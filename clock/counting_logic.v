==> flow/design.v <==
module counting_logic(new_current_time_ls_min, new_current_time_ms_min,
		new_current_time_ls_hr, new_current_time_ms_hr, new_current_time_AM,
		load_new_c, reset, clk, one_minute,
		current_time_ls_min, current_time_ms_min,
		current_time_ls_hr, current_time_ms_hr, current_time_AM);
input [3:0]	new_current_time_ls_min,
		new_current_time_ms_min,
		new_current_time_ls_hr,
		new_current_time_ms_hr;
input		new_current_time_AM;
input load_new_c, reset, clk, one_minute;
output [3:0]	current_time_ls_min,
		current_time_ms_min,
		current_time_ls_hr,
		current_time_ms_hr;
output		current_time_AM;
reg [3:0] ls_min, ms_min, ls_hr, ms_hr;
reg AM;
wire [3:0]	current_time_ls_min,
		current_time_ms_min,
		current_time_ls_hr,
		current_time_ms_hr;
wire		current_time_AM;
always@ (posedge clk or posedge reset)
begin
	if (reset)
	begin
		ls_min	<= 4'b0000;
		ms_min	<= 4'b0000;
		ls_hr	<= 4'b0000;
		ms_hr	<= 4'b0000;
		AM	<= 1'b0;
	end
	else if (load_new_c)
	begin
		ls_min	<= new_current_time_ls_min;
		ms_min	<= new_current_time_ms_min;
		ls_hr	<= new_current_time_ls_hr;
		ms_hr	<= new_current_time_ms_hr;
		AM	<= new_current_time_AM;
	end
	else
	begin
		if(one_minute)
		begin
			if (ls_min == 9)
			begin
				ls_min <= 0;
				if (ms_min == 5)
				begin
					ms_min <= 0;
					if (ls_hr == 2)
					begin	
						if(ms_hr == 1)
						begin
							ms_hr <= 0;
							ls_hr <= 1;
							AM <= ~AM;
						end
					end
					else if (ls_hr == 9)		
					begin
						ms_hr <= ms_hr + 1;
						ls_hr <= 0;
					end
					else
					begin
						ls_hr <= ls_hr+1;
					end
				end				
				else
				begin
					ms_min <= ms_min + 1;
				end
			end
			else
			begin
				ls_min <= ls_min + 1;
			end
		end
	end
end
assign current_time_ls_min = ls_min;
assign current_time_ms_min = ms_min;
assign current_time_ls_hr  = ls_hr;
assign current_time_ms_hr  = ms_hr;
assign current_time_AM  = AM;
endmodule
* From RTL to reports: counting_logic *
Tool output for the design above, in the order of the flow.
Lines are those of the file above, counted from 1.
Operators carry their Yosys type and port widths (W data, S select, Z words).
Cell names lack the library's common part.
Not given: -

set-up
  top = counting_logic
  clock input = clk
  standard-cell library = sky130hd
  corner = tt_025C_1v80

* Word level *
Yosys after proc, flatten, opt, wreduce and memory -nomap, before mapping. Memory bits, and registers merged into a memory's read port (data or address), are not among the register bits. Print and check cells are not counted. Equal cells are merged and count once.

word-level totals
  flip-flop bits (word level) = 17
  input port bits = 21
  output and inout port bits = 17
  cells after elaboration = 53

cells by class
  add/sub/neg operators = 4
  eq/ne operators = 6
  mux-type cells = 27
  bitwise logic cells = 1
  reductions and logical operators = 10

operators by type and width
  cell                   number
  $mux W4                21
  $add A4 B1 Y4 const B  4
  $reduce_bool A2 Y1     5
  $reduce_and A5 Y1      2
  $eq A4 B4 Y1 const B   2
  $mux W1                6
  $eq A4 B1 Y1 const B   1
  $eq A4 B2 Y1 const B   1
  $eq A4 B3 Y1 const B   1
  $reduce_and A4 Y1      1
  $ne A3 B2 Y1 const B   1
  $reduce_bool A3 Y1     1
  $reduce_and A2 Y1      1
  $not A1 Y1             1

* Longest topological paths *
Yosys ltp: most cells in a row. Word level: on the elaborated netlist, between registers, memories and ports. Mapped: between sequential cells and ports; inverters and the memories' decode and read muxes count.

depth
  word-level depth = 7
  ABC_AREA = 0
  depth in mapped cells = 6

* Mapped cells and area *
Yosys stat after the flow's synthesis: flattened, memories mapped to cells. It holds for the ABC_AREA given above (unset counts as 0); a run with the other value may have another netlist.
The area totals of this step are shown rounded.

cell types
  cell      number  area in all (sq um)
  dfrtp_1   17      425.408
  o21ai_0   13      65.062
  nand2_1   11      41.29
  a21oi_1   8       40.038
  and4bb_2  3       37.536
  xnor2_1   3       26.275
  ha_1      2       25.024
  nand3_1   5       25.024
  nor3_1    5       25.024
  a211oi_4  1       20.019
  mux2i_1   2       20.019
  a32oi_1   2       17.517
  o41ai_1   2       17.517
  xor2_1    2       17.517
  a21o_1    2       15.014
  clkbuf_1  4       15.014
  inv_1     4       15.014
  mux2_4    1       15.014

Other cell types: 32; their cells: 37.

mapped netlist
  cell count = 124
  synthesis area = 0.0011 sq mm
  area of sequential cells = 0.00043 sq mm
  flip-flops = 17

* Path before layout *
OpenSTA on the mapped netlist: ideal clock, no wires. The path of least setup slack (recovery checks aside). Input and output delay are each 20% of the period. Register names are those of the netlist, which keeps one name where synthesis merged equal registers.

timing path post-synthesis
  path type = flip-flop to flip-flop
  start point = reg ls_hr[2]
  end point = reg ms_hr[0]
  clock period = 1.96 ns
  library setup time = 0.125 ns
  time at the first pin = 0.000 ns
  data arrival time = 1.884 ns
  required time = 1.835 ns
  path slack = -0.049 ns
  path delay = 2.009 ns
  driving pins on the path = 6
  path buffers = 1
  period reached after synthesis = 2.009 ns

"path delay" is the arrival time less input delay plus setup time.
"driving pins on the path": output pins that drive a net of the path, with the launching flip-flop's if there is one; two outputs of one cell count as two.
"period reached after synthesis" = period - worst setup slack (recovery checks aside). The figure is calculated, with input and output delays left at 20% of the set period.
Between the ends stands the longest chain of elaborated cells between them, by number of cells; it is not shown to be the way that was timed. Of several equally long chains one is given.
A line is the first line of the expression or statement that the cell stems from. Yosys adds cells for indexed reads and writes and turns some case tables into memories.
At most two assigning lines are given for a register; there are more.

on the way, post-synthesis
  cells stage by stage = dfrtp_1 buf_6 or4b_4 a211oi_4 nor3_2 mux2_4
  cells in the longest elaborated chain = 7

ends and longest elaborated chain, post-synthesis
  element          line  text
  start, declared  17    reg [3:0] ls_min, ms_min, ls_hr, ms_hr;
  start, assigned  38    ls_hr <= new_current_time_ls_hr;
  start, assigned  68    ls_hr <= ls_hr+1;
  $eq A4 B4 Y1     61    else if (ls_hr == 9)
  $mux W4          61
  $mux W4          52    if (ls_hr == 2)
  $mux W4          49    if (ms_min == 5)
  $mux W4          46    if (ls_min == 9)
  $mux W4          44    if(one_minute)
  $mux W4          34    else if (load_new_c)
  end, assigned    39    ms_hr <= new_current_time_ms_hr;
  end, assigned    63    ms_hr <= ms_hr + 1;
  end, declared    17

# Flow runs of counting_logic

counting_logic through Yosys and OpenROAD on sky130hd: 2 stored runs, unordered, with their settings. The constraints put input and output delay at 20% of the set period each and load the outputs with 0.01 pF.
A setting shown as n/a is not set for that run.

setting or result   run 1  run 2
period_ns           2.18   2.49
CORE_UTILIZATION    69     72
SETUP_SLACK_MARGIN  0.54   n/a
PLACE_DENSITY       0.79   n/a
CORE_ASPECT_RATIO   0.58   n/a
ABC_AREA            0      n/a
GPL_TIMING_DRIVEN   0      n/a
CAP_MARGIN          20     20
CORE_MARGIN         2      2
SLEW_MARGIN         20     20

Run 1: incomplete, placement halted on GPL-0301
Run 2: incomplete, placement halted on GPL-0301
